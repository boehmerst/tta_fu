==> flow/design.v <==
module rf_1wr_1rd_always_1_guarded_0_32b_5e(input clk, input reset,
    input  io_glock,
    input  io_r1load,
    input [2:0] io_r1opcode,
    input [31:0] io_t1data,
    input  io_t1load,
    input [2:0] io_t1opcode,
    output[31:0] io_r1data,
    output[4:0] io_guard
);
  wire[4:0] T0;
  wire[4:0] T1;
  wire[2:0] T2;
  wire[1:0] T3;
  wire guard_0;
  wire[31:0] T4;
  reg [31:0] rf_0;
  wire[31:0] T48;
  wire[31:0] T5;
  wire T6;
  wire T7;
  wire[7:0] T8;
  wire[2:0] T9;
  wire T10;
  wire T11;
  wire T12;
  wire T13;
  wire guard_1;
  wire[31:0] T14;
  reg [31:0] rf_1;
  wire[31:0] T49;
  wire[31:0] T15;
  wire T16;
  wire T17;
  wire T18;
  wire T19;
  wire guard_2;
  wire[31:0] T20;
  reg [31:0] rf_2;
  wire[31:0] T50;
  wire[31:0] T21;
  wire T22;
  wire T23;
  wire T24;
  wire T25;
  wire[1:0] T26;
  wire guard_3;
  wire[31:0] T27;
  reg [31:0] rf_3;
  wire[31:0] T51;
  wire[31:0] T28;
  wire T29;
  wire T30;
  wire T31;
  wire T32;
  wire guard_4;
  wire[31:0] T33;
  reg [31:0] rf_4;
  wire[31:0] T52;
  wire[31:0] T34;
  wire T35;
  wire T36;
  wire T37;
  wire T38;
  wire[31:0] T39;
  wire[31:0] T40;
  wire[31:0] T41;
  wire T42;
  wire[2:0] T43;
  wire[31:0] T44;
  wire T45;
  wire T46;
  wire T47;
  assign io_guard = T0;
  assign T0 = T1;
  assign T1 = {T26, T2};
  assign T2 = {guard_2, T3};
  assign T3 = {guard_1, guard_0};
  assign guard_0 = T4 != 32'h0;
  assign T4 = T12 ? io_t1data : rf_0;
  assign T48 = reset ? 32'h0 : T5;
  assign T5 = T6 ? io_t1data : rf_0;
  assign T6 = T10 & T7;
  assign T7 = T8[1'h0:1'h0];
  assign T8 = 1'h1 << T9;
  assign T9 = io_t1opcode;
  assign T10 = T11 & io_t1load;
  assign T11 = io_glock ^ 1'h1;
  assign T12 = io_t1load & T13;
  assign T13 = io_t1opcode == 3'h0;
  assign guard_1 = T14 != 32'h0;
  assign T14 = T18 ? io_t1data : rf_1;
  assign T49 = reset ? 32'h0 : T15;
  assign T15 = T16 ? io_t1data : rf_1;
  assign T16 = T10 & T17;
  assign T17 = T8[1'h1:1'h1];
  assign T18 = io_t1load & T19;
  assign T19 = io_t1opcode == 3'h1;
  assign guard_2 = T20 != 32'h0;
  assign T20 = T24 ? io_t1data : rf_2;
  assign T50 = reset ? 32'h0 : T21;
  assign T21 = T22 ? io_t1data : rf_2;
  assign T22 = T10 & T23;
  assign T23 = T8[2'h2:2'h2];
  assign T24 = io_t1load & T25;
  assign T25 = io_t1opcode == 3'h2;
  assign T26 = {guard_4, guard_3};
  assign guard_3 = T27 != 32'h0;
  assign T27 = T31 ? io_t1data : rf_3;
  assign T51 = reset ? 32'h0 : T28;
  assign T28 = T29 ? io_t1data : rf_3;
  assign T29 = T10 & T30;
  assign T30 = T8[2'h3:2'h3];
  assign T31 = io_t1load & T32;
  assign T32 = io_t1opcode == 3'h3;
  assign guard_4 = T33 != 32'h0;
  assign T33 = T37 ? io_t1data : rf_4;
  assign T52 = reset ? 32'h0 : T34;
  assign T34 = T35 ? io_t1data : rf_4;
  assign T35 = T10 & T36;
  assign T36 = T8[3'h4:3'h4];
  assign T37 = io_t1load & T38;
  assign T38 = io_t1opcode == 3'h4;
  assign io_r1data = T39;
  assign T39 = T47 ? rf_4 : T40;
  assign T40 = T46 ? T44 : T41;
  assign T41 = T42 ? rf_1 : rf_0;
  assign T42 = T43[1'h0:1'h0];
  assign T43 = io_r1opcode;
  assign T44 = T45 ? rf_3 : rf_2;
  assign T45 = T43[1'h0:1'h0];
  assign T46 = T43[1'h1:1'h1];
  assign T47 = T43[2'h2:2'h2];
  always @(posedge clk or negedge reset) begin
    if(!reset) begin
      rf_0 <= 32'h0;
    end else if(T6) begin
      rf_0 <= io_t1data;
    end
  end
  always @(posedge clk or negedge reset) begin
    if(!reset) begin
      rf_1 <= 32'h0;
    end else if(T16) begin
      rf_1 <= io_t1data;
    end
  end
  always @(posedge clk or negedge reset) begin
    if(!reset) begin
      rf_2 <= 32'h0;
    end else if(T22) begin
      rf_2 <= io_t1data;
    end
  end
  always @(posedge clk or negedge reset) begin
    if(!reset) begin
      rf_3 <= 32'h0;
    end else if(T29) begin
      rf_3 <= io_t1data;
    end
  end
  always @(posedge clk or negedge reset) begin
    if(!reset) begin
      rf_4 <= 32'h0;
    end else if(T35) begin
      rf_4 <= io_t1data;
    end
  end
endmodule
Step by step through the tools: rf_1wr_1rd_always_1_guarded_0_32b_5e
What the tools print for rf_1wr_1rd_always_1_guarded_0_32b_5e, step after step.
Lines are those of the file above, counted from 1.
Operators carry their Yosys type and port widths (W data, S select, Z words).
Library cell names are shortened.
Not given: --

inputs
  top module = rf_1wr_1rd_always_1_guarded_0_32b_5e
  clock input = clk
  cell library = sky130hd
  timing corner = tt_025C_1v80

Word-level counts
Counts by Yosys on the flattened word-level netlist (proc, flatten, opt, wreduce; memories kept). Register bits leave out memories and registers merged into their read ports (data or address); mux counts leave out enables and synchronous resets folded into registers. Print and check cells are left out. Cells with the same type and inputs are merged into one.

bit counts
  flip-flop bits (word level) = 160
  input bits = 43
  output and inout port bits = 37

cells by class
  equal/unequal tests = 4
  shift-type cells = 1
  mux-type cells = 9
  bitwise operators = 12
  reduce/logical cells = 6

operators with widths
  cell                   number
  $mux W32               9
  $reduce_bool A32 Y1    5
  $and A1 B1 Y1          11
  $eq A3 B2 Y1 const B   2
  $shl A1 B3 Y5 const A  1
  $eq A3 B1 Y1 const B   1
  $eq A3 B3 Y1 const B   1
  $logic_not A3 Y1       1
  $not A1 Y1             1

Depth
Depth = most cells in a row (Yosys ltp): at word level without a register or memory, in the mapped netlist without a sequential cell, where the memories' decode and read muxes count.

logic depth
  depth in word-level cells = 4
  ABC_AREA = 1
  mapped depth = 8

Synthesis result
The flow's flattened synthesis, as Yosys stat reports it; memories are mapped. The netlist is that of the ABC_AREA named above (0 if unset); the other value can give another one.

cell types
  cell type  number  area in all (sq um)
  dfrtp_1    160     4003.84
  nand2_1    229     859.574
  nor2_1     217     814.531
  o21ai_2    88      770.739
  o21ai_0    75      375.36
  o21ai_1    49      245.235
  inv_1      65      243.984
  buf_6      20      225.216
  a31oi_1    29      181.424
  nand3_1    25      125.12
  buf_2      22      110.106
  o211ai_1   14      105.101
  a21oi_1    13      65.062
  nand2_4    5       56.304
  buf_4      7       52.55
  clkbuf_1   10      37.536
  inv_2      8       30.029
  nand4_1    2       12.512

Other cell types: 5; their cells: 7.

synthesis totals
  cell count = 1045
  synthesis area = 8363.0 sq um
  sequential area = 4003.8 sq um
  flip-flop cells = 160

Path before layout
Path of least setup slack by OpenSTA after synthesis, without wires, with an ideal clock, recovery checks aside; 20% of the period is set as input and as output delay. Where synthesis merged equal registers, the netlist keeps one of their names.

path post-synthesis
  kind = input -> output
  start point = input io_t1data[30]
  end point = output io_guard[0]
  period = 2.06 ns
  output delay = 0.412 ns
  launch time at the first pin = 0.412 ns
  data arrival time = 1.208 ns
  slack = 0.440 ns
  delay of the path = 0.796 ns
  stages on the path = 7
  buffers on the path = 1
  synthesis period reached = 1.62 ns

"delay of the path" = arrival - input delay + setup time.
At an output port there is no setup time.
"stages on the path": output pins that drive a net of the path, with the launching flip-flop's if there is one; two outputs of one cell count as two.
"synthesis period reached" is the clock period less the worst setup slack; recovery checks do not enter. This is arithmetic on one report: input and output delays are still those of the set period (20% each).
Between the ends stands the longest chain of elaborated cells between them, by number of cells; it is not shown to be the way that was timed. Of several equally long chains one is given.
Each line given opens the expression or statement behind the cell; cells for indexed reads and writes are added by Yosys, which also makes memories of some case tables.

between the ends, post-synthesis
  cell sequence = inv_1 -> nand3_1 -> nor2_1 -> nand2_1 -> nor2_1 -> nor2_1 -> buf_4
  cells in the longest elaborated chain = 2
  elaborated cells between the ends (all ways) = 2
  source lines of those cells = 2
  classes of those cells = mux: 1; reduce/logical: 1

ends and longest elaborated chain, post-synthesis
  item                 RTL line  text
  start: declaration   5         input [31:0] io_t1data,
  $mux W32             80        assign T4 = T12 ? io_t1data : rf_0;
  $reduce_bool A32 Y1  79        assign guard_0 = T4 != 32'h0;
  end: declaration     9         output[4:0] io_guard

Some nets on the timed path still bear RTL names; the line given drives or declares the net.

nets with RTL names, path post-synthesis
  signal   RTL line
  guard_0  79

Path in the finished layout
Path of least setup slack in the final report of entry B (OpenROAD, finished layout, wires in). Where an end is a register, its clock arrival counts in the times.

path post-layout
  kind = input -> output
  start point = input io_r1opcode[2]
  end point = output io_r1data[25]
  period = 2.84 ns
  output delay = 0.57 ns
  launch time at the first pin = 0.57 ns
  data arrival time = 2.18 ns
  slack = 0.09 ns
  stages on the path = 6
  buffers on the path = 3

Between the ends stands the longest chain of elaborated cells between them, by number of cells; it is not shown to be the way that was timed. Of several equally long chains one is given.

between the ends, post-layout
  cell sequence = clkdlybuf4s50_1 -> inv_2 -> buf_12 -> nor2_1 -> a31oi_1 -> clkdlybuf4s50_1
  cells in the longest elaborated chain = 1
  elaborated cells between the ends (all ways) = 1
  source lines of those cells = 1
  classes of those cells = mux: 1

ends and longest elaborated chain, post-layout
  item                RTL line  text
  start: declaration  4         input [2:0] io_r1opcode,
  $mux W32            125       assign T39 = T47 ? rf_4 : T40;
  end: declaration    8         output[31:0] io_r1data,

FLOW RESULTS
============

Measured data: module rf_1wr_1rd_always_1_guarded_0_32b_5e, platform sky130hd, 2 stored runs of the flow under differing settings, order arbitrary. Input and output delays are each 20% of the period that was set; the output load is 0.01 pF.
"critical path time": the worst setup path's part of the clock period (all of it between registers, 20% less for each end at a port) less its slack. A launch clock that arrives late makes it longer, a capture clock that arrives late makes it shorter.
"overall power": no workload was simulated; the value follows from the tool's default switching activity.
Settings: -- = not set for that run.
A result given as -- is not shown for that run.

name                                     entry A  entry B
period_ns                                2.89     2.84
CORE_UTILIZATION                         52       48
SETUP_SLACK_MARGIN                       0.67     --
PLACE_DENSITY                            0.84     --
CELL_PAD_IN_SITES_GLOBAL_PLACEMENT       3        --
CELL_PAD_IN_SITES_DETAIL_PLACEMENT       2        --
CAP_MARGIN                               20       15
CORE_MARGIN                              2        5
SLEW_MARGIN                              20       20
HOLD_SLACK_MARGIN                        --       0.07
TNS_END_PERCENT                          --       95
ABC_AREA                                 --       1
GPL_TIMING_DRIVEN                        --       1
MAX_ROUTING_LAYER                        --       met4
overall power (uW)                       --       7144
worst setup slack after layout (ns)      --       0.089
utilization                              --       0.586
critical path time (ns)                  --       1.62
worst path kind                          --       input -> output
Yosys chip area after synthesis (sq um)  --       8363.0
final setup TNS (ns)                     --       0.000
overall die area (sq um)                 --       20162.6

Entry A: stopped before the end: clock tree synthesis reported DPL-0033
