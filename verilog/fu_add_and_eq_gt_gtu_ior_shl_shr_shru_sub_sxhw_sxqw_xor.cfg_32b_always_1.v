==> flow/design.v <==
module fu_add_and_eq_gt_gtu_ior_shl_shr_shru_sub_sxhw_sxqw_xor_32b_always_1(input clk, input reset,
    input [31:0] io_t1data,
    input [3:0] io_t1opcode,
    input  io_t1load,
    input [31:0] io_o1data,
    input  io_o1load,
    output[31:0] io_r1data,
    input  io_glock
);
  wire[31:0] alu_out;
  wire[31:0] T0;
  wire[31:0] T1;
  wire[31:0] T2;
  wire[31:0] T3;
  wire[31:0] T4;
  wire[31:0] T5;
  wire[31:0] T6;
  wire[31:0] T137;
  wire cmp;
  wire T7;
  wire T8;
  wire T9;
  wire T10;
  wire[31:0] alu_a;
  reg [31:0] t1reg;
  wire[31:0] T138;
  wire[31:0] T11;
  wire t1_en;
  wire T12;
  wire T13;
  wire T14;
  wire[31:0] alu_b;
  reg [31:0] o1reg;
  wire[31:0] T139;
  wire[31:0] T15;
  wire o1_en;
  wire T16;
  wire T17;
  wire[3:0] opcode;
  reg [3:0] opc1reg;
  wire[3:0] T140;
  wire[3:0] T18;
  wire T19;
  wire T20;
  wire T21;
  wire T22;
  wire T23;
  wire T24;
  wire T25;
  wire equal;
  wire T26;
  wire[31:0] T27;
  wire[15:0] T28;
  wire[15:0] T29;
  wire[15:0] T141;
  wire T30;
  wire T31;
  wire[31:0] T32;
  wire[7:0] T33;
  wire[23:0] T34;
  wire[23:0] T142;
  wire T35;
  wire T36;
  wire[31:0] T37;
  wire T38;
  wire[31:0] T39;
  wire T40;
  wire[31:0] T41;
  wire T42;
  wire[31:0] shift_left;
  wire[31:0] T43;
  wire[31:0] T44;
  wire[30:0] T45;
  wire[31:0] T46;
  wire[31:0] T47;
  wire[31:0] T48;
  wire[29:0] T49;
  wire[31:0] T50;
  wire[31:0] T51;
  wire[31:0] T52;
  wire[27:0] T53;
  wire[31:0] T54;
  wire[31:0] T55;
  wire[31:0] T56;
  wire[23:0] T57;
  wire[31:0] T58;
  wire[31:0] T59;
  wire[31:0] T60;
  wire[15:0] T61;
  wire[31:0] T62;
  wire[31:0] T143;
  wire[15:0] T63;
  wire[31:0] T64;
  wire[31:0] T144;
  wire[23:0] T65;
  wire[31:0] T66;
  wire[31:0] T145;
  wire[27:0] T67;
  wire[31:0] T68;
  wire[31:0] T146;
  wire[29:0] T69;
  wire[31:0] T70;
  wire[31:0] T147;
  wire[30:0] T71;
  wire T72;
  wire[31:0] shift_right;
  wire[31:0] T73;
  wire[31:0] T74;
  wire[31:0] T75;
  wire[31:0] T76;
  wire[31:0] shift_in;
  wire[31:0] T77;
  wire[31:0] T78;
  wire[31:0] T79;
  wire[30:0] T80;
  wire[31:0] T81;
  wire[31:0] T82;
  wire[31:0] T83;
  wire[29:0] T84;
  wire[31:0] T85;
  wire[31:0] T86;
  wire[31:0] T87;
  wire[27:0] T88;
  wire[31:0] T89;
  wire[31:0] T90;
  wire[31:0] T91;
  wire[23:0] T92;
  wire[31:0] T93;
  wire[31:0] T94;
  wire[31:0] T95;
  wire[15:0] T96;
  wire[31:0] T97;
  wire[31:0] T148;
  wire[15:0] T98;
  wire[31:0] T99;
  wire[31:0] T149;
  wire[23:0] T100;
  wire[31:0] T101;
  wire[31:0] T150;
  wire[27:0] T102;
  wire[31:0] T103;
  wire[31:0] T151;
  wire[29:0] T104;
  wire[31:0] T105;
  wire[31:0] T152;
  wire[30:0] T106;
  wire T107;
  wire[31:0] T108;
  wire[15:0] T109;
  wire[15:0] T110;
  wire[15:0] T153;
  wire T111;
  wire T112;
  wire[31:0] T113;
  wire[23:0] T114;
  wire[7:0] T115;
  wire[7:0] T154;
  wire T116;
  wire[31:0] T117;
  wire[27:0] T118;
  wire[3:0] T119;
  wire[3:0] T155;
  wire T120;
  wire[31:0] T121;
  wire[29:0] T122;
  wire[1:0] T123;
  wire[1:0] T156;
  wire T124;
  wire[31:0] T125;
  wire[30:0] T126;
  wire T127;
  wire T128;
  wire T129;
  wire T130;
  wire[31:0] sum;
  wire[31:0] T131;
  wire[31:0] T132;
  wire T133;
  wire T134;
  wire T135;
  wire T136;
  assign io_r1data = alu_out;
  assign alu_out = T134 ? sum : T0;
  assign T0 = T128 ? shift_right : T1;
  assign T1 = T72 ? shift_left : T2;
  assign T2 = T42 ? T41 : T3;
  assign T3 = T40 ? T39 : T4;
  assign T4 = T38 ? T37 : T5;
  assign T5 = T36 ? T32 : T6;
  assign T6 = T31 ? T27 : T137;
  assign T137 = {31'h0, cmp};
  assign cmp = T26 ? equal : T7;
  assign T7 = T23 ? T19 : T8;
  assign T8 = T17 ? T13 : T9;
  assign T9 = T10 ^ 1'h1;
  assign T10 = alu_a[5'h1f:5'h1f];
  assign alu_a = t1reg;
  assign T138 = reset ? 32'h0 : T11;
  assign T11 = t1_en ? io_t1data : t1reg;
  assign t1_en = T12 & io_t1load;
  assign T12 = io_glock ^ 1'h1;
  assign T13 = T14 ^ 1'h1;
  assign T14 = alu_b[5'h1f:5'h1f];
  assign alu_b = o1reg;
  assign T139 = reset ? 32'h0 : T15;
  assign T15 = o1_en ? io_o1data : o1reg;
  assign o1_en = T16 & io_o1load;
  assign T16 = io_glock ^ 1'h1;
  assign T17 = opcode == 4'h4;
  assign opcode = opc1reg;
  assign T140 = reset ? 4'h0 : T18;
  assign T18 = t1_en ? io_t1opcode : opc1reg;
  assign T19 = T21 & T20;
  assign T20 = equal ^ 1'h1;
  assign T21 = T22 ^ 1'h1;
  assign T22 = sum[5'h1f:5'h1f];
  assign T23 = T25 == T24;
  assign T24 = alu_b[5'h1f:5'h1f];
  assign T25 = alu_a[5'h1f:5'h1f];
  assign equal = sum == 32'h0;
  assign T26 = opcode == 4'h2;
  assign T27 = {T29, T28};
  assign T28 = alu_a[4'hf:1'h0];
  assign T29 = 16'h0 - T141;
  assign T141 = {15'h0, T30};
  assign T30 = alu_a[4'hf:4'hf];
  assign T31 = opcode == 4'ha;
  assign T32 = {T34, T33};
  assign T33 = alu_a[3'h7:1'h0];
  assign T34 = 24'h0 - T142;
  assign T142 = {23'h0, T35};
  assign T35 = alu_a[3'h7:3'h7];
  assign T36 = opcode == 4'hb;
  assign T37 = alu_a ^ alu_b;
  assign T38 = opcode == 4'hc;
  assign T39 = alu_a | alu_b;
  assign T40 = opcode == 4'h5;
  assign T41 = alu_a & alu_b;
  assign T42 = opcode == 4'h1;
  assign shift_left = T70 | T43;
  assign T43 = T44 & 32'haaaaaaaa;
  assign T44 = T45 << 1'h1;
  assign T45 = T46[5'h1e:1'h0];
  assign T46 = T68 | T47;
  assign T47 = T48 & 32'hcccccccc;
  assign T48 = T49 << 2'h2;
  assign T49 = T50[5'h1d:1'h0];
  assign T50 = T66 | T51;
  assign T51 = T52 & 32'hf0f0f0f0;
  assign T52 = T53 << 3'h4;
  assign T53 = T54[5'h1b:1'h0];
  assign T54 = T64 | T55;
  assign T55 = T56 & 32'hff00ff00;
  assign T56 = T57 << 4'h8;
  assign T57 = T58[5'h17:1'h0];
  assign T58 = T62 | T59;
  assign T59 = T60 & 32'hffff0000;
  assign T60 = T61 << 5'h10;
  assign T61 = shift_right[4'hf:1'h0];
  assign T62 = T143 & 32'hffff;
  assign T143 = {16'h0, T63};
  assign T63 = shift_right >> 5'h10;
  assign T64 = T144 & 32'hff00ff;
  assign T144 = {8'h0, T65};
  assign T65 = T58 >> 4'h8;
  assign T66 = T145 & 32'hf0f0f0f;
  assign T145 = {4'h0, T67};
  assign T67 = T54 >> 3'h4;
  assign T68 = T146 & 32'h33333333;
  assign T146 = {2'h0, T69};
  assign T69 = T50 >> 2'h2;
  assign T70 = T147 & 32'h55555555;
  assign T147 = {1'h0, T71};
  assign T71 = T46 >> 1'h1;
  assign T72 = opcode == 4'h6;
  assign shift_right = T127 ? T125 : T73;
  assign T73 = T124 ? T121 : T74;
  assign T74 = T120 ? T117 : T75;
  assign T75 = T116 ? T113 : T76;
  assign T76 = T112 ? T108 : shift_in;
  assign shift_in = T107 ? T77 : alu_a;
  assign T77 = T105 | T78;
  assign T78 = T79 & 32'haaaaaaaa;
  assign T79 = T80 << 1'h1;
  assign T80 = T81[5'h1e:1'h0];
  assign T81 = T103 | T82;
  assign T82 = T83 & 32'hcccccccc;
  assign T83 = T84 << 2'h2;
  assign T84 = T85[5'h1d:1'h0];
  assign T85 = T101 | T86;
  assign T86 = T87 & 32'hf0f0f0f0;
  assign T87 = T88 << 3'h4;
  assign T88 = T89[5'h1b:1'h0];
  assign T89 = T99 | T90;
  assign T90 = T91 & 32'hff00ff00;
  assign T91 = T92 << 4'h8;
  assign T92 = T93[5'h17:1'h0];
  assign T93 = T97 | T94;
  assign T94 = T95 & 32'hffff0000;
  assign T95 = T96 << 5'h10;
  assign T96 = alu_a[4'hf:1'h0];
  assign T97 = T148 & 32'hffff;
  assign T148 = {16'h0, T98};
  assign T98 = alu_a >> 5'h10;
  assign T99 = T149 & 32'hff00ff;
  assign T149 = {8'h0, T100};
  assign T100 = T93 >> 4'h8;
  assign T101 = T150 & 32'hf0f0f0f;
  assign T150 = {4'h0, T102};
  assign T102 = T89 >> 3'h4;
  assign T103 = T151 & 32'h33333333;
  assign T151 = {2'h0, T104};
  assign T104 = T85 >> 2'h2;
  assign T105 = T152 & 32'h55555555;
  assign T152 = {1'h0, T106};
  assign T106 = T81 >> 1'h1;
  assign T107 = opcode == 4'h6;
  assign T108 = {T110, T109};
  assign T109 = shift_in[5'h1f:5'h10];
  assign T110 = 16'h0 - T153;
  assign T153 = {15'h0, T111};
  assign T111 = opcode == 4'h7;
  assign T112 = alu_b[3'h4:3'h4];
  assign T113 = {T115, T114};
  assign T114 = T76[5'h1f:4'h8];
  assign T115 = 8'h0 - T154;
  assign T154 = {7'h0, T111};
  assign T116 = alu_b[2'h3:2'h3];
  assign T117 = {T119, T118};
  assign T118 = T75[5'h1f:3'h4];
  assign T119 = 4'h0 - T155;
  assign T155 = {3'h0, T111};
  assign T120 = alu_b[2'h2:2'h2];
  assign T121 = {T123, T122};
  assign T122 = T74[5'h1f:2'h2];
  assign T123 = 2'h0 - T156;
  assign T156 = {1'h0, T111};
  assign T124 = alu_b[1'h1:1'h1];
  assign T125 = {T111, T126};
  assign T126 = T73[5'h1f:1'h1];
  assign T127 = alu_b[1'h0:1'h0];
  assign T128 = T130 | T129;
  assign T129 = opcode == 4'h8;
  assign T130 = opcode == 4'h7;
  assign sum = alu_a + T131;
  assign T131 = T133 ? alu_b : T132;
  assign T132 = 32'h0 - alu_b;
  assign T133 = opcode == 4'h0;
  assign T134 = T136 | T135;
  assign T135 = opcode == 4'h9;
  assign T136 = opcode == 4'h0;
  always @(posedge clk or negedge reset) begin
    if(!reset) begin
      t1reg <= 32'h0;
    end else if(t1_en) begin
      t1reg <= io_t1data;
    end
  end
  always @(posedge clk or negedge reset) begin
    if(!reset) begin
      o1reg <= 32'h0;
    end else if(o1_en) begin
      o1reg <= io_o1data;
    end
  end
  always @(posedge clk or negedge reset) begin
    if(!reset) begin
      opc1reg <= 4'h0;
    end else if(t1_en) begin
      opc1reg <= io_t1opcode;
    end
  end
endmodule
-- Reports on fu_add_and_eq_gt_gtu_ior_shl_shr_shru_sub_sxhw_sxqw_xor_32b_always_1
What the tools print for fu_add_and_eq_gt_gtu_ior_shl_shr_shru_sub_sxhw_sxqw_xor_32b_always_1, step after step.
Lines are those of the file above, counted from 1.
Operators carry their Yosys type and port widths (W data, S select, Z words).
A cell with n/a has no value.
- design top: fu_add_and_eq_gt_gtu_ior_shl_shr_shru_sub_sxhw_sxqw_xor_32b_always_1
- clock input: clk
- cell library: sky130hd
- library corner: tt_025C_1v80

-- After elaboration
Source: Yosys, flattened and elaborated, memories not mapped. Widths are those after wreduce; folded enables and synchronous resets count as part of the registers. Registers that Yosys merges into a memory's read port (data or address) are not register bits. Print and check cells do not count.
- reductions and logical operators: 2
- noted add/sub/neg operators: 8
- noted bitwise logic cells: 23
- muxes and demuxes at 18
- noted equality and inequality tests: 12
- operators with widths (cell ; count):
    $mux W32 ; 15
    $or A16 B32 Y32 ; 2
    $or A24 B32 Y32 ; 2
    $or A28 B32 Y32 ; 2
    $or A30 B32 Y32 ; 2
    $or A31 B32 Y32 ; 2
    $sub A1 B32 Y32 const A ; 1
    $add A32 B32 Y32 ; 1
    $and A32 B32 Y32 ; 1
    $or A32 B32 Y32 ; 1
    $xor A32 B32 Y32 ; 1
    $logic_not A32 Y1 ; 1
    $eq A4 B4 Y1 const B ; 5
    $eq A4 B3 Y1 const B ; 4
    $sub A1 B1 Y2 const A ; 6
    $not A1 Y1 ; 5
    $eq A4 B1 Y1 const B ; 1
    $eq A4 B2 Y1 const B ; 1
    $logic_not A4 Y1 ; 1
    $and A1 B1 Y1 ; 3
    $mux W1 ; 3
    $or A1 B1 Y1 ; 2
    $eq A1 B1 Y1 ; 1
- noted input port bits: 73
- word-level cells at 66
- noted output and inout bits: 32
- noted flip-flop bits (word level): 68

-- Depth
Longest topological path by Yosys (ltp), each cell counted once; first at word level (registers and memories cut), then after technology mapping (sequential cells cut; the memories' decode and read muxes count).
- noted depth in word-level cells: 19
- noted ABC_AREA: 0
- noted mapped depth: 23
- gate-level depth less buffers at 19

-- Mapped cells and area
Source: synth_stat.txt of the flow (Yosys; design flattened, memories mapped). It holds for the ABC_AREA given above (unset counts as 0); a run with the other value may have another netlist.
The area totals of this step are shown rounded.
- cells by type (cell ; count ; total area (um^2)):
    sky130_fd_sc_hd__dfrtp_1 ; 68 ; 1.7E+03
    sky130_fd_sc_hd__ha_1 ; 100 ; 1251.2
    sky130_fd_sc_hd__o21ai_0 ; 145 ; 725.696
    sky130_fd_sc_hd__mux2i_1 ; 70 ; 700.672
    sky130_fd_sc_hd__nand2_1 ; 162 ; 608.083
    sky130_fd_sc_hd__a21oi_1 ; 111 ; 555.533
    sky130_fd_sc_hd__xnor2_1 ; 43 ; 376.611
    sky130_fd_sc_hd__mux4_2 ; 16 ; 360.346
    sky130_fd_sc_hd__nor2_1 ; 75 ; 281.52
    sky130_fd_sc_hd__inv_1 ; 72 ; 270.259
    sky130_fd_sc_hd__clkbuf_1 ; 65 ; 243.984
    sky130_fd_sc_hd__a211oi_1 ; 26 ; 195.187
    sky130_fd_sc_hd__o211ai_1 ; 20 ; 150.144
    sky130_fd_sc_hd__mux2_2 ; 12 ; 135.13
    sky130_fd_sc_hd__a221oi_1 ; 13 ; 113.859
    sky130_fd_sc_hd__a21o_1 ; 15 ; 112.608
    sky130_fd_sc_hd__o21a_1 ; 14 ; 105.101
    sky130_fd_sc_hd__nand4_1 ; 14 ; 87.584
Other cell types: 58; their cells: 220.
- buffer cells: 84
- sequential part of the area at 1700 um^2
- noted cell count: 1261
- noted flip-flop cells: 68
- chip area (Yosys) at 9600 um^2

-- Worst setup path after synthesis
Source: OpenSTA report_checks on the synthesized netlist (no wires, ideal clock, input and output delay 20% of the period each), path of least setup slack; recovery checks are left aside. Register names are those of the netlist, which keeps one name where synthesis merged equal registers.
- path kind: register to output
- from: register o1reg[0]
- to: output io_r1data[0]
- path delay at 5187 ps
- stages on the path at 24
- data required time: 6488 ps
- clock period at 8110 ps
- noted time at the first pin: 0 ps
- path buffers at 4
- noted arrival time: 5187 ps
- path slack: 1301 ps
- noted output delay: 1622 ps
- noted synthesis period reached: 6809 ps
"path delay" = arrival - input delay + setup time.
A path that ends at an output port has no setup time.
"stages on the path" counts driving pins, that of a launching flip-flop among them; a cell with two outputs on the path counts twice.
"synthesis period reached" = period - worst setup slack (recovery checks aside). The figure is calculated, with input and output delays left at 20% of the set period.
Between the ends stands the longest chain of elaborated cells between them, by number of cells; it is not shown to be the way that was timed. Of several equally long chains one is given.
Each line given opens the expression or statement behind the cell; cells for indexed reads and writes are added by Yosys, which also makes memories of some case tables.
- cells stage by stage: sky130_fd_sc_hd__dfrtp_1 > sky130_fd_sc_hd__clkbuf_1 > sky130_fd_sc_hd__inv_1 > sky130_fd_sc_hd__buf_1 > sky130_fd_sc_hd__clkbuf_1 > sky130_fd_sc_hd__ha_1 > sky130_fd_sc_hd__nand3_1 > sky130_fd_sc_hd__nor2_1 > sky130_fd_sc_hd__nand3_1 > sky130_fd_sc_hd__nor2_1 > sky130_fd_sc_hd__a31oi_1 > sky130_fd_sc_hd__xnor2_1 > sky130_fd_sc_hd__ha_1 > sky130_fd_sc_hd__clkbuf_1 > sky130_fd_sc_hd__a21o_1 > sky130_fd_sc_hd__a21o_1 > sky130_fd_sc_hd__a21oi_1 > sky130_fd_sc_hd__o21ai_0 > sky130_fd_sc_hd__a31oi_1 > sky130_fd_sc_hd__and3b_1 > sky130_fd_sc_hd__o21ai_0 > sky130_fd_sc_hd__or4_1 > sky130_fd_sc_hd__or4b_1 > sky130_fd_sc_hd__nand3_1
- noted cells in the longest elaborated chain: 16
- noted elaborated cells between the ends (all ways): 26
- RTL lines with such cells at 24
- those cells by class: add/sub (2); mux (12); logic (11); reduce/logical (1)
- ends and longest elaborated chain, post-synthesis (item ; line ; text):
    start, declared ; 33 ; reg [31:0] o1reg;
    start, assigned ; 361 ; o1reg <= 32'h0;
    start, assigned ; 363 ; o1reg <= io_o1data;
    $sub A1 B32 Y32 ; 347 ; assign T132 = 32'h0 - alu_b;
    $mux W32 ; 346 ; assign T131 = T133 ? alu_b : T132;
    $add A32 B32 Y32 ; 345 ; assign sum = alu_a + T131;
    $logic_not A32 Y1 ; 220 ; assign equal = sum == 32'h0;
    $not A1 Y1 ; n/a ;
    $and A1 B1 Y1 ; 213 ; assign T19 = T21 & T20;
    $mux W1 ; 193 ; assign T7 = T23 ? T19 : T8;
    [... 2 more ...] ; n/a ;
    $mux W32 ; 189 ; assign T5 = T36 ? T32 : T6;
    $mux W32 ; 188 ; assign T4 = T38 ? T37 : T5;
    $mux W32 ; 187 ; assign T3 = T40 ? T39 : T4;
    $mux W32 ; 186 ; assign T2 = T42 ? T41 : T3;
    $mux W32 ; 185 ; assign T1 = T72 ? shift_left : T2;
    $mux W32 ; 184 ; assign T0 = T128 ? shift_right : T1;
    $mux W32 ; 183 ; assign alu_out = T134 ? sum : T0;
    end, declared ; 7 ; output[31:0] io_r1data,

-- Path in the finished layout
From the final timing report of entry A: the path of least setup slack in the routed layout; clock arrival at registers is part of the times.
The report prints the path's times to 10 ps; the period is as set.
- path kind: register to output
- from: register o1reg[2]
- to: output io_r1data[0]
- stages on the path at 19
- data required time: 6430 ps
- clock period at 8040 ps
- noted arrival time: 6280 ps
- noted output delay: 1610 ps
- noted time at the first pin: 340 ps
- path buffers at 1
- path slack: 160 ps
Between the ends stands the longest chain of elaborated cells between them, by number of cells; it is not shown to be the way that was timed. Of several equally long chains one is given.
- cells stage by stage: sky130_fd_sc_hd__dfrtp_1 > sky130_fd_sc_hd__or2_2 > sky130_fd_sc_hd__nor2_1 > sky130_fd_sc_hd__nand3_1 > sky130_fd_sc_hd__nor3_1 > sky130_fd_sc_hd__a21oi_1 > sky130_fd_sc_hd__xnor2_1 > sky130_fd_sc_hd__ha_1 > sky130_fd_sc_hd__a21oi_1 > sky130_fd_sc_hd__o21ai_0 > sky130_fd_sc_hd__a211oi_1 > sky130_fd_sc_hd__nand3_1 > sky130_fd_sc_hd__xor2_1 > sky130_fd_sc_hd__a2111oi_1 > sky130_fd_sc_hd__nand4_1 > sky130_fd_sc_hd__or4_1 > sky130_fd_sc_hd__or4b_1 > sky130_fd_sc_hd__nand3_1 > sky130_fd_sc_hd__clkdlybuf4s50_1
- noted cells in the longest elaborated chain: 16
- noted elaborated cells between the ends (all ways): 25
- RTL lines with such cells at 23
- those cells by class: add/sub (2); mux (14); logic (8); reduce/logical (1)
- ends and longest elaborated chain, after layout (item ; line ; text):
    start, declared ; 33 ; reg [31:0] o1reg;
    start, assigned ; 361 ; o1reg <= 32'h0;
    start, assigned ; 363 ; o1reg <= io_o1data;
    $sub A1 B32 Y32 ; 347 ; assign T132 = 32'h0 - alu_b;
    $mux W32 ; 346 ; assign T131 = T133 ? alu_b : T132;
    $add A32 B32 Y32 ; 345 ; assign sum = alu_a + T131;
    $logic_not A32 Y1 ; 220 ; assign equal = sum == 32'h0;
    $not A1 Y1 ; n/a ;
    $and A1 B1 Y1 ; 213 ; assign T19 = T21 & T20;
    $mux W1 ; 193 ; assign T7 = T23 ? T19 : T8;
    [... 2 more ...] ; n/a ;
    $mux W32 ; 189 ; assign T5 = T36 ? T32 : T6;
    $mux W32 ; 188 ; assign T4 = T38 ? T37 : T5;
    $mux W32 ; 187 ; assign T3 = T40 ? T39 : T4;
    $mux W32 ; 186 ; assign T2 = T42 ? T41 : T3;
    $mux W32 ; 185 ; assign T1 = T72 ? shift_left : T2;
    $mux W32 ; 184 ; assign T0 = T128 ? shift_right : T1;
    $mux W32 ; 183 ; assign alu_out = T134 ? sum : T0;
    end, declared ; 7 ; output[31:0] io_r1data,

Add stored flow runs of fu_add_and_eq_gt_gtu_ior_shl_shr_shru_sub_sxhw_sxqw_xor_32b_always_1

Flow measurements of fu_add_and_eq_gt_gtu_ior_shl_shr_shru_sub_sxhw_sxqw_xor_32b_always_1 on sky130hd: 2 stored runs with different settings, listed in no order. Input and output delays are each 20% of the period that was set; the output load is 0.01 pF.
By "achieved clock period" is meant the clock period of the run minus its worst setup slack. This is arithmetic on one report: input and output delays are still those of the set period (20% each).
By "allowed time less slack (worst setup path)" is meant the share of the clock period that the worst setup path is allowed (20% is reserved at inputs, 20% at outputs), minus its slack. Clock arrival times at its registers enter into it.
"total power after layout" rests on the timing tool's default activity at the inputs, not on a simulated workload.
"allowed time less slack (worst setup path)" is known to 10 ps.
The measured numbers are rounded.

Entry A
Settings were period_ns = 8.04; CORE_UTILIZATION = 50; CAP_MARGIN = 20; CORE_MARGIN = 2; SLEW_MARGIN = 20
- noted the lowest setup slack: 155 ps
- achieved clock period at 7885 ps
- utilization at 58.9 %
- synthesized cell area: 9600 um^2
- die size: 20300 um^2
- noted the total power after layout: 2.66 mW
- noted the allowed time less slack (worst setup path): 6280 ps
- type of the worst setup path: register to output
- noted the total negative setup slack: 0 ps
- standard-cell area after routing at 11100 um^2

Entry B
Settings were period_ns = 5.84; CORE_UTILIZATION = 24; PLACE_DENSITY_LB_ADDON = 0.11; CELL_PAD_IN_SITES_DETAIL_PLACEMENT = 0; TNS_END_PERCENT = 90; GPL_TIMING_DRIVEN = 0; GPL_ROUTABILITY_DRIVEN = 1; CTS_CLUSTER_SIZE = 34; CAP_MARGIN = 20; CORE_MARGIN = 2; SLEW_MARGIN = 20
- noted the lowest setup slack: -485 ps
- achieved clock period at 6325 ps
- utilization at 32.4 %
- synthesized cell area: 9600 um^2
- die size: 41600 um^2
- noted the total power after layout: 4.14 mW
- noted the allowed time less slack (worst setup path): 5160 ps
- type of the worst setup path: register to output
- noted the total negative setup slack: -485 ps
- standard-cell area after routing at 12800 um^2
